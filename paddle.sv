==> flow/design.v <==
module paddle
(
    input clk,
    input up,
    input down,
    input [$clog2(ACTIVE_ROWS)-1:0] row,
    input [$clog2(ACTIVE_COLS)-1:0] col,
    output [$clog2(ACTIVE_COLS)-1:0] pos,
    output paddle_present
);
    parameter CLKS_PER_MOVE = 250_000;
    parameter ACTIVE_ROWS = 480, ACTIVE_COLS = 640;
    parameter WIDTH = 16, HEIGHT = 64;
    parameter IS_LEFT_PADDLE = 1'b1;
    reg [$clog2(CLKS_PER_MOVE)-1:0] counter = 0;
    reg [$clog2(ACTIVE_COLS)-1:0] x_pos = IS_LEFT_PADDLE ? WIDTH * 1/2 : ACTIVE_COLS - 1 - (WIDTH * 3/2);
    reg [$clog2(ACTIVE_ROWS)-1:0] y_pos = ACTIVE_ROWS/2 - HEIGHT/2;
    always @(posedge clk) begin
        if (counter == CLKS_PER_MOVE) begin
            counter <= 0;
            if (up && !down && y_pos > 3)
                y_pos <= y_pos - 1;
            else if (down && !up && y_pos < ACTIVE_ROWS-HEIGHT-3)
                y_pos <= y_pos + 1;
        end
        else
            counter <= counter + 1;
    end
    assign paddle_present = row >= y_pos && row < y_pos+HEIGHT && col >= x_pos && col < x_pos+WIDTH;
    assign pos = y_pos;
endmodule
# Step by step through the tools: paddle
# What the tools print for paddle, step after step.
# Lines are those of the file above, counted from 1.
# Operators carry their Yosys type and port widths (W data, S select, Z words).
# Library cell names are shortened.
# Not given: -
# setup
top_module,paddle
clk_port,clk
lib,sky130hd
lib_corner,tt_025C_1v80

# Word-level counts
# Counts by Yosys on the flattened word-level netlist (proc, flatten, opt, wreduce; memories kept). Register bits leave out memories and registers merged into their read ports (data or address). Print and check cells are left out. Cells with the same type and inputs are merged into one.
# bits
wordCells,26
regBits,27
out_inout_bits,11
# op_classes
add_sub_neg,4
n_reduce_logical,11
n_eq,1
cmp,6
n_mux,2
# ops
op,count
$add A18 B1 Y18 const B,1
$eq A18 B18 Y1 const B,1
$mux W9,2
$ge A10 B4 Y1 const B,1
$lt A10 B5 Y1 const B,1
$lt A9 B10 Y1,1
$add A9 B7 Y10 const B,1
$add A9 B1 Y9 const B,1
$sub A9 B1 Y9 const B,1
$gt A9 B2 Y1 const B,1
$ge A9 B9 Y1,1
$lt A9 B9 Y1 const B,1
$logic_and A1 B1 Y1,7
$logic_not A1 Y1,2
$reduce_and A2 Y1,1
$reduce_bool A2 Y1,1

# Logic depth
# Depth = most cells in a row (Yosys ltp): at word level without a register or memory, in the mapped netlist without a sequential cell, where the memories' decode and read muxes count.
# logic_depth
depth_word,5
abc_area,1
ltp_mapped,16
depth_no_buf,16

# Netlist
# The flow's flattened synthesis, as Yosys stat reports it; memories are mapped. The netlist is that of the ABC_AREA named above (0 if unset); the other value can give another one.
# The area totals of this step are shown rounded.
# mapped
yosys_area_um2,2058
stdcells,287
ffs,27
n_buf,2
# types
type,count,type_area_um2
dfxtp_1,18,360.346
ha_1,23,287.776
edfxtp_1,9,270.259
nand2_1,59,221.462
inv_1,42,157.651
nor2_1,41,153.898
nand3_1,30,150.144
xor2_1,13,113.859
a21oi_1,17,85.082
xnor2_1,5,43.792
nor2_4,3,33.782
o21ai_0,6,30.029
nand4_1,4,25.024
fa_1,1,20.019
nand2_2,3,18.768
nor3_1,3,15.014
nor2_2,2,12.512
nand2_4,1,11.261
# Not listed: further types 7, cells in them 7.

# Timing after synthesis
# Path of least setup slack by OpenSTA after synthesis, without wires, with an ideal clock, recovery checks aside; 20% of the period is set as input and as output delay. Where synthesis merged equal registers, the netlist keeps one of their names.
# synth_path
path_kind,register to register
start,register y_pos[6]
end,register y_pos[8]
path_buffers,0
t_arrival_ps,2106
period_ps,3230
delay_ps,2359
required_time_ps,2977
path_stages,15
launch_ps,0
setup_ps,253
path_slack_ps,871
period_less_setup_slack_ps,2359
# "delay_ps" is the arrival time less input delay plus setup time.
# "path_stages": output pins that drive a net of the path, with the launching flip-flop's if there is one; two outputs of one cell count as two.
# "period_less_setup_slack_ps" is the clock period less the worst setup slack; recovery checks do not enter. This is arithmetic on one report: input and output delays are still those of the set period (20% each).
# Between the ends stands the longest chain of elaborated cells between them, by number of cells; it is not shown to be the way that was timed. Of several equally long chains one is given.
# A line is the first line of the expression or statement that the cell stems from. Yosys adds cells for indexed reads and writes and turns some case tables into memories.
# Ways into the end's enable are left out, as the timed path ends at the data pin.
# synth_via
cell_sequence,edfxtp_1 inv_1 ha_1 nand2_1 nand2_1 nand3_1 nand2_1 inv_1 fa_1 nand3_1 nand2_1 a21oi_1 inv_1 nand3_1 nand2_1
elab_chain_len,4
cone_cells,8
cone_classes,2 x add/sub; 2 x compare; 2 x mux; 2 x reduce/logical
# synth_rtl
item,line_no,text
from (decl),17,reg [$clog2(ACTIVE_ROWS)-1:0] y_pos = ACTIVE_ROWS/2 - HEIGHT/2;
from (assign),22,y_pos <= y_pos - 1;
from (assign),24,y_pos <= y_pos + 1;
$lt A9 B9 Y1,23,else if (down && !up && y_pos < ACTIVE_ROWS-HEIGHT-3)
$logic_and A1 B1 Y1,23,
$mux W9,23,
$mux W9,21,if (up && !down && y_pos > 3)
to (assign),22,
to (assign),24,
to (decl),17,

# Path in the finished layout
# Path of least setup slack in the final report of run 1 (OpenROAD, finished layout, wires in). Where an end is a register, its clock arrival counts in the times.
# The report prints the path's times to 10 ps; the period is as set.
# layout_path
path_kind,register to output
start,register y_pos[6]
end,output paddle_present
path_buffers,1
t_arrival_ps,2000
launch_ps,260
path_stages,10
path_slack_ps,-290
required_time_ps,1700
period_ps,2130
# Between the ends stands the longest chain of elaborated cells between them, by number of cells; it is not shown to be the way that was timed. Of several equally long chains one is given.
# layout_via
cell_sequence,edfxtp_1 ha_2 xnor2_2 ha_1 o21ai_2 nor3_2 nand2_1 nand2_1 nor2_2 buf_2
elab_chain_len,5
cone_cells,6
cone_classes,1 x add/sub; 2 x compare; 3 x reduce/logical
# layout_rtl
item,line_no,text
from (decl),17,reg [$clog2(ACTIVE_ROWS)-1:0] y_pos = ACTIVE_ROWS/2 - HEIGHT/2;
from (assign),22,y_pos <= y_pos - 1;
from (assign),24,y_pos <= y_pos + 1;
$add A9 B7 Y10,29,assign paddle_present = row >= y_pos && row < y_pos+HEIGHT && col >= x_pos && col < x_pos+WIDTH;
$lt A9 B10 Y1,29,
$logic_and A1 B1 Y1 x3,29,
to (decl),9,output paddle_present

# 2 stored runs of paddle in the flow (synthesis by Yosys, layout by OpenROAD, sky130hd cells), in arbitrary order. Constraints: input delay and output delay 20% of the set period each, output load 0.01 pF.
# "achievedPeriod_ps" means the clock period less the worst setup slack. The figure is calculated, with input and output delays left at 20% of the set period.
# The measured numbers are rounded.
# Among the settings, . means not set for that run.
item,run 1,run 2
period_ns,2.13,3.58
CORE_UTILIZATION,22,40
SETUP_SLACK_MARGIN,0.48,0.64
PLACE_DENSITY,0.8,.
CORE_ASPECT_RATIO,0.56,.
CORE_MARGIN,4,2
TNS_END_PERCENT,70,.
ABC_AREA,1,.
CTS_CLUSTER_DIAMETER,341,.
CAP_MARGIN,10,20
SLEW_MARGIN,20,20
MIN_ROUTING_LAYER,met1,.
yosys_chip_area_um2,2058,1787
dieArea_um2,11030,5018
final_util_frac,0.341,0.542
timing.setup.ws_ps,-292,705
final_hold_ws_ps,472,474
achievedPeriod_ps,2422,2875
