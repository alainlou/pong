==> flow/design.v <==
module ball
(
    input clk,
    input start,
    input [$clog2(ACTIVE_ROWS)-1:0] row,
    input [$clog2(ACTIVE_COLS)-1:0] col,
    input [$clog2(ACTIVE_ROWS)-1:0] pos1,
    input [$clog2(ACTIVE_ROWS)-1:0] pos2,
    output ball_present,
    output [3:0] score1,
    output [3:0] score2
);
    parameter CLKS_PER_MOVE = 250_000;
    parameter ACTIVE_ROWS = 480, ACTIVE_COLS = 640;
    parameter SIDE_LEN = 16;
    parameter PADDLE_WIDTH = 16, PADDLE_HEIGHT = 64;
    parameter PADDLE_OFFSET = PADDLE_WIDTH/2;
    enum {NONE, UP_RIGHT, DOWN_RIGHT, DOWN_LEFT, UP_LEFT} dir;
    reg [$clog2(CLKS_PER_MOVE)-1:0] counter = 0;
    reg [$clog2(ACTIVE_COLS)-1:0] x_pos = ACTIVE_COLS/2 - SIDE_LEN/2;
    reg [$clog2(ACTIVE_ROWS)-1:0] y_pos = ACTIVE_ROWS/2 - SIDE_LEN/2;
    always @(posedge clk) begin
        if (dir == NONE) begin
            if (start)
                dir <= UP_RIGHT;
        end
        else begin
            if (counter == CLKS_PER_MOVE) begin
                counter = 0;
                if (x_pos == {$clog2(ACTIVE_COLS){1'b1}} - (SIDE_LEN-2) || x_pos == ACTIVE_COLS-1) begin
                    dir <= NONE;
                    if (x_pos == ACTIVE_COLS-1)
                        score1 = score1 + 1;
                    else
                        score2 = score2 + 1;
                    x_pos = ACTIVE_COLS/2 - SIDE_LEN/2;
                    y_pos = ACTIVE_ROWS/2 - SIDE_LEN/2;
                end
                else begin
                    if (y_pos == 3
                        || (y_pos == pos1 + PADDLE_HEIGHT && x_pos < PADDLE_WIDTH + PADDLE_OFFSET)
                        || (y_pos == pos2 + PADDLE_HEIGHT && x_pos > ACTIVE_COLS - 1 - SIDE_LEN - PADDLE_WIDTH - PADDLE_OFFSET))
                        dir = dir == UP_RIGHT ? DOWN_RIGHT : DOWN_LEFT;
                    else if (y_pos >= ACTIVE_ROWS-SIDE_LEN-3
                             || (y_pos + SIDE_LEN == pos1 && x_pos < PADDLE_WIDTH + PADDLE_OFFSET)
                             || (y_pos + SIDE_LEN == pos2 && x_pos > ACTIVE_COLS - 1 - SIDE_LEN - PADDLE_WIDTH - PADDLE_OFFSET))
                        dir = dir == DOWN_RIGHT ? UP_RIGHT : UP_LEFT;
                    if (x_pos == PADDLE_WIDTH + PADDLE_OFFSET
                        && y_pos >= pos1-SIDE_LEN && y_pos < pos1 + PADDLE_HEIGHT)
                        dir = dir == UP_LEFT ? UP_RIGHT : DOWN_RIGHT;
                    else if (x_pos == ACTIVE_COLS - 1 - SIDE_LEN - PADDLE_WIDTH - PADDLE_OFFSET
                             && y_pos >= pos2-SIDE_LEN && y_pos < pos2 + PADDLE_HEIGHT)
                        dir = dir == UP_RIGHT ? UP_LEFT : DOWN_LEFT;
                    x_pos = (dir == UP_RIGHT || dir == DOWN_RIGHT) ? x_pos + 1 : x_pos - 1;
                    y_pos = (dir == UP_LEFT || dir == UP_RIGHT) ? y_pos - 1: y_pos + 1;
                end
            end
            else
                counter = counter + 1;
        end
    end
    assign ball_present = row >= y_pos && row < y_pos+SIDE_LEN && ((col >= x_pos && col < x_pos+SIDE_LEN) || (x_pos + SIDE_LEN > 2**$clog2(ACTIVE_COLS) + col));
endmodule
== From RTL to reports: ball ==
The steps from the RTL of ball to its reports follow in flow order.
Lines are those of the file above, counted from 1.
Library cell names are shortened.
The mark -- stands for no value.
Inputs
  top: ball
  clock input: clk
  library: sky130hd
  corner: tt_025C_1v80

== Word level ==
Yosys after proc, flatten, opt, wreduce and memory -nomap, before mapping. Memory bits, and registers merged into a memory's read port (data or address), are not among the register bits. Print and check cells are not counted. Equal cells are merged and count once.
Word-level totals
  flip-flop bits (word level): 77
  bits of input ports: 39
  output and inout port bits: 9
  word-level cells: 97
Operators by class
  add/sub/neg operators: 14
  magnitude comparators: 12
  equality and inequality tests: 18
  mux-type cells: 20
  bitwise operators: 2
  reductions and logical operators: 25
Operators by type and width (count)
  2-to-1 mux 32 bit: 14
  == test 32 x 1 -> 1 bit with constant B: 3
  == test 32 x 2 -> 1 bit with constant B: 2
  == test 32 x 3 -> 1 bit with constant B: 2
  == test 32 x 9 -> 1 bit: 2
  >= comparator 9 x 32 -> 1 bit: 2
  == test 9 x 32 -> 1 bit: 2
  less-than comparator 10 x 32 -> 1 bit: 1
  logical NOT 32 bit: 1
  == test 10 bit with constant B: 3
  less-than comparator 9 x 10 -> 1 bit: 3
  subtractor 9 x 5 -> 10 bit with constant B: 2
  adder 9 x 7 -> 10 bit with constant B: 2
  adder 18 x 1 -> 18 bit with constant B: 1
  == test 18 bit with constant B: 1
  adder 11 x 10 -> 12 bit with constant A: 1
  greater-than comparator 11 x 12 -> 1 bit: 1
  logical AND 1 bit: 11
  adder 10 x 5 -> 11 bit with constant B: 1
  adder 10 x 1 -> 10 bit with constant B: 1
  subtractor 10 x 1 -> 10 bit with constant B: 1
  >= comparator 10 bit: 1
  greater-than comparator 10 bit with constant B: 1
  less-than comparator 10 x 5 -> 1 bit with constant B: 1
  == test 10 x 5 -> 1 bit with constant B: 1
  adder 9 x 5 -> 10 bit with constant B: 1
  2-to-1 mux 10 bit: 1
  adder 9 x 1 -> 9 bit with constant B: 1
Other operator kinds: 15; their cells: 27.

== Depth ==
Yosys ltp: most cells in a row. Word level: on the elaborated netlist, between registers, memories and ports. Mapped: between sequential cells and ports; inverters and the memories' decode and read muxes count.
Logic depth
  depth after elaboration: 20
  ABC_AREA: 0
  depth in mapped cells: 22
  mapped depth without buffers: 22

== Netlist ==
Source: synth_stat.txt of the flow (Yosys; design flattened, memories mapped). It holds for the ABC_AREA given above (unset counts as 0); a run with the other value may have another netlist.
Totals and module areas in this step are rounded.
Synthesis totals
  cell count: 598
  cell area after synthesis: 5400 sq um
  sequential area: 1500 sq um
  mapped flip-flops: 52
  buffer cells: 5
Cells by type
  edfxtp_1: count 45, area in all 1.35E+03 sq um
  ha_1: count 97, area in all 1.21E+03 sq um
  xnor2_1: count 34, area in all 297.786 sq um
  inv_1: count 69, area in all 258.998 sq um
  xor2_1: count 23, area in all 201.443 sq um
  a21oi_1: count 36, area in all 180.173 sq um
  nor2_1: count 46, area in all 172.666 sq um
  nand2_1: count 43, area in all 161.405 sq um
  nand3_1: count 30, area in all 150.144 sq um
  dfxtp_1: count 7, area in all 140.134 sq um
  o21ai_0: count 24, area in all 120.115 sq um
  nand4_1: count 12, area in all 75.072 sq um
  nor3_1: count 14, area in all 70.067 sq um
  a21o_1: count 8, area in all 60.058 sq um
  o211ai_1: count 8, area in all 60.058 sq um
  o21a_1: count 7, area in all 52.55 sq um
  nor2b_1: count 8, area in all 50.048 sq um
  nand2b_1: count 7, area in all 43.792 sq um
Not listed: further types 51, cells in them 80.

== Timing after synthesis ==
OpenSTA on the mapped netlist: ideal clock, no wires. The path of least setup slack (recovery checks aside). Input and output delay are each 20% of the period. Register names are those of the netlist, which keeps one name where synthesis merged equal registers.
Path post-synthesis
  path kind: input -> register
  start point: input port pos2[4]
  end point: register x_pos[9]
  period: 7070 ps
  external input delay: 1414 ps
  setup time: 262 ps
  launch time at the first pin: 1414 ps
  arrival: 5333 ps
  data required time: 6808 ps
  path slack: 1474 ps
  delay of the path: 4181 ps
  stages: 20
  buffers on the path: 0
  synthesis period reached: 5596 ps
"delay of the path" = arrival - input delay + setup time.
"stages": output pins that drive a net of the path, with the launching flip-flop's if there is one; two outputs of one cell count as two.
"synthesis period reached" = period - worst setup slack (recovery checks aside). The figure is calculated, with input and output delays left at 20% of the set period.
The rows between start and end are the longest chain of elaborated cells between them; the timing report does not say that the signal goes this way. Where chains are equally long, one stands for them.
A line is the first line of the expression or statement that the cell stems from. Yosys adds cells for indexed reads and writes and turns some case tables into memories.
Between the ends, post-synthesis
  cells stage by stage: inv_1 > ha_1 > ha_1 > a211oi_1 > a311oi_1 > a2111oi_2 > a2111oi_4 > o21bai_1 > o21bai_2 > inv_1 > ha_1 > a21o_1 > a21oi_1 > o21ai_0 > a2111o_1 > a31o_2 > a21oi_1 > xnor2_1 > xnor2_1 > nor2_1
  length of the longest elaborated chain: 18
  elaborated cells between the ends (all ways): 30
  those cells by class: add/sub: 2; compare: 2; eq/ne: 6; mux: 13; reduce/logical: 7
Ends and longest elaborated chain, post-synthesis
  start, declared: RTL line 8  | input [$clog2(ACTIVE_ROWS)-1:0] pos2,
  adder 9 x 7 -> 10 bit: RTL line 42  | || (y_pos == pos2 + PADDLE_HEIGHT && x_pos > ACTIVE_COLS - 1 - SIDE_LEN - PADDLE_WIDTH - PADDLE_OFFSET))
  == test 9 x 32 -> 1 bit: RTL line 42
  logical AND 1 bit: RTL line 42
  logical OR 1 bit: RTL line 40  | if (y_pos == 3
  2-to-1 mux 32 bit: RTL line 40
  2-to-1 mux 32 bit: RTL line 30  | if (x_pos == {$clog2(ACTIVE_COLS){1'b1}} - (SIDE_LEN-2) || x_pos == ACTIVE_COLS-1) begin
  2-to-1 mux 32 bit: RTL line 28  | if (counter == CLKS_PER_MOVE) begin
  [4 not listed]
  2-to-1 mux 32 bit: RTL line 48  | if (x_pos == PADDLE_WIDTH + PADDLE_OFFSET
  2-to-1 mux 32 bit: RTL line 30
  2-to-1 mux 32 bit: RTL line 28
  2-to-1 mux 32 bit: RTL line 23  | if (dir == NONE) begin
  == test 32 x 1 -> 1 bit: RTL line 54  | x_pos = (dir == UP_RIGHT || dir == DOWN_RIGHT) ? x_pos + 1 : x_pos - 1;
  logical OR 1 bit: RTL line 54
  2-to-1 mux 10 bit: RTL line 54
  end, assigned: RTL line 36  | x_pos = ACTIVE_COLS/2 - SIDE_LEN/2;
  end, assigned: RTL line 54
  end, declared: RTL line 20  | reg [$clog2(ACTIVE_COLS)-1:0] x_pos = ACTIVE_COLS/2 - SIDE_LEN/2;

== Worst path after layout ==
Path of least setup slack in the final report of run 1 (OpenROAD, finished layout, wires in). Where an end is a register, its clock arrival counts in the times.
The report prints the path's times to 10 ps; the period is as set.
Path after layout
  path kind: input -> register
  start point: input port pos2[4]
  end point: register x_pos[9]
  period: 6880 ps
  external input delay: 1380 ps
  setup time: 250 ps
  launch time at the first pin: 1380 ps
  arrival: 5990 ps
  data required time: 6940 ps
  path slack: 950 ps
  stages: 21
  buffers on the path: 1
The rows between start and end are the longest chain of elaborated cells between them; the timing report does not say that the signal goes this way. Where chains are equally long, one stands for them.
Between the ends, after layout
  cells stage by stage: clkdlybuf4s50_1 > inv_1 > ha_1 > ha_1 > a211oi_2 > a311oi_2 > a2111oi_4 > a2111oi_4 > o21bai_2 > o21bai_4 > inv_4 > ha_1 > a21o_1 > a21oi_2 > o21ai_1 > a2111o_1 > a31o_2 > a21oi_2 > xnor2_1 > xnor2_1 > nor2_1
  length of the longest elaborated chain: 18
  elaborated cells between the ends (all ways): 30
  those cells by class: add/sub: 2; compare: 2; eq/ne: 6; mux: 13; reduce/logical: 7
Ends and longest elaborated chain, after layout
  start, declared: RTL line 8  | input [$clog2(ACTIVE_ROWS)-1:0] pos2,
  adder 9 x 7 -> 10 bit: RTL line 42  | || (y_pos == pos2 + PADDLE_HEIGHT && x_pos > ACTIVE_COLS - 1 - SIDE_LEN - PADDLE_WIDTH - PADDLE_OFFSET))
  == test 9 x 32 -> 1 bit: RTL line 42
  logical AND 1 bit: RTL line 42
  logical OR 1 bit: RTL line 40  | if (y_pos == 3
  2-to-1 mux 32 bit: RTL line 40
  2-to-1 mux 32 bit: RTL line 30  | if (x_pos == {$clog2(ACTIVE_COLS){1'b1}} - (SIDE_LEN-2) || x_pos == ACTIVE_COLS-1) begin
  2-to-1 mux 32 bit: RTL line 28  | if (counter == CLKS_PER_MOVE) begin
  [4 not listed]
  2-to-1 mux 32 bit: RTL line 48  | if (x_pos == PADDLE_WIDTH + PADDLE_OFFSET
  2-to-1 mux 32 bit: RTL line 30
  2-to-1 mux 32 bit: RTL line 28
  2-to-1 mux 32 bit: RTL line 23  | if (dir == NONE) begin
  == test 32 x 1 -> 1 bit: RTL line 54  | x_pos = (dir == UP_RIGHT || dir == DOWN_RIGHT) ? x_pos + 1 : x_pos - 1;
  logical OR 1 bit: RTL line 54
  2-to-1 mux 10 bit: RTL line 54
  end, assigned: RTL line 36  | x_pos = ACTIVE_COLS/2 - SIDE_LEN/2;
  end, assigned: RTL line 54
  end, declared: RTL line 20  | reg [$clog2(ACTIVE_COLS)-1:0] x_pos = ACTIVE_COLS/2 - SIDE_LEN/2;

--- measured runs ---
Measured data: module ball, platform sky130hd, 2 stored runs of the flow under differing settings, order arbitrary. Input and output delays are each 20% of the period that was set; the output load is 0.01 pF.
By "achieved clock period" is meant the clock period of the run minus its worst setup slack. This is arithmetic on one report: input and output delays are still those of the set period (20% each).
"worst setup path time": the worst setup path's part of the clock period (all of it between registers, 20% less for each end at a port) less its slack. A launch clock that arrives late makes it longer, a capture clock that arrives late makes it shorter.
By "power" is meant OpenSTA's value without simulated activity: inputs other than the clock are taken to toggle once in ten clock periods, and the tool carries that through the logic.
"worst setup path time" is given in steps of 10 ps.
Values from the reports are rounded here.

Run 1
==> flow/run.sh <==
#!/bin/bash
# the make line also repeats the synthesis and layout settings of config.mk as NAME=value (left out here)
make -C /OpenROAD-flow-scripts/flow DESIGN_CONFIG=/design/flow/config.mk WORK_HOME=/design/flow/orfs CLKGATE_MAP_FILE= finish
==> flow/config.mk <==
export PLATFORM = sky130hd
export DESIGN_NAME = ball
export DESIGN_NICKNAME = ball
export VERILOG_FILES = /design/flow/design.v
export SDC_FILE = /design/flow/constraint.sdc
export NUM_CORES = 4
export LEC_CHECK = 0
export ABC_AREA = 0
export CAP_MARGIN = 30
export CELL_PAD_IN_SITES_GLOBAL_PLACEMENT = 1
export CORE_ASPECT_RATIO = 0.85
export CORE_MARGIN = 2
export CORE_UTILIZATION = 61
export GPL_TIMING_DRIVEN = 0
export MAX_ROUTING_LAYER = met5
export MIN_ROUTING_LAYER = met2
export PLACE_DENSITY_LB_ADDON = 0.03
export SETUP_SLACK_MARGIN = 0.74
export SLEW_MARGIN = 20
==> flow/constraint.sdc <==
create_clock -name core_clock -period 6.88 [get_ports {clk}]
set_input_delay 1.3760 -clock core_clock [delete_from_list [all_inputs] [get_ports {clk}]]
set_output_delay 1.3760 -clock core_clock [all_outputs]
set_load 0.01 [all_outputs]

==> results of run 1 <==
chip area after synthesis (Yosys): 5400 sq um
die area: 9600 sq um
standard-cell area of the final layout: 6200 sq um
utilization: 73 %
worst setup slack after layout: 950 ps
total negative slack: 0 ps
power: 0.00085 W
achieved clock period: 5934 ps
worst setup path time: 4560 ps
worst setup path kind: input -> register

Run 2
==> flow/run.sh <==
#!/bin/bash
# the make line also repeats the synthesis and layout settings of config.mk as NAME=value (left out here)
make -C /OpenROAD-flow-scripts/flow DESIGN_CONFIG=/design/flow/config.mk WORK_HOME=/design/flow/orfs CLKGATE_MAP_FILE= finish
==> flow/config.mk <==
export PLATFORM = sky130hd
export DESIGN_NAME = ball
export DESIGN_NICKNAME = ball
export VERILOG_FILES = /design/flow/design.v
export SDC_FILE = /design/flow/constraint.sdc
export NUM_CORES = 4
export LEC_CHECK = 0
export ABC_AREA = 0
export CAP_MARGIN = 20
export CELL_PAD_IN_SITES_DETAIL_PLACEMENT = 1
export CORE_MARGIN = 2
export CORE_UTILIZATION = 22
export CTS_CLUSTER_DIAMETER = 41
export CTS_CLUSTER_SIZE = 70
export MAX_ROUTING_LAYER = met4
export PLACE_DENSITY_LB_ADDON = 0.2
export SETUP_SLACK_MARGIN = 0.46
export SLEW_MARGIN = 20
export TNS_END_PERCENT = 5
==> flow/constraint.sdc <==
create_clock -name core_clock -period 4.65 [get_ports {clk}]
set_input_delay 0.9300 -clock core_clock [delete_from_list [all_inputs] [get_ports {clk}]]
set_output_delay 0.9300 -clock core_clock [all_outputs]
set_load 0.01 [all_outputs]

==> results of run 2 <==
chip area after synthesis (Yosys): 5400 sq um
die area: 26000 sq um
standard-cell area of the final layout: 7700 sq um
utilization: 32 %
worst setup slack after layout: 140 ps
total negative slack: 0 ps
power: 0.0014 W
achieved clock period: 4512 ps
worst setup path time: 3580 ps
worst setup path kind: input -> register
--- end ---
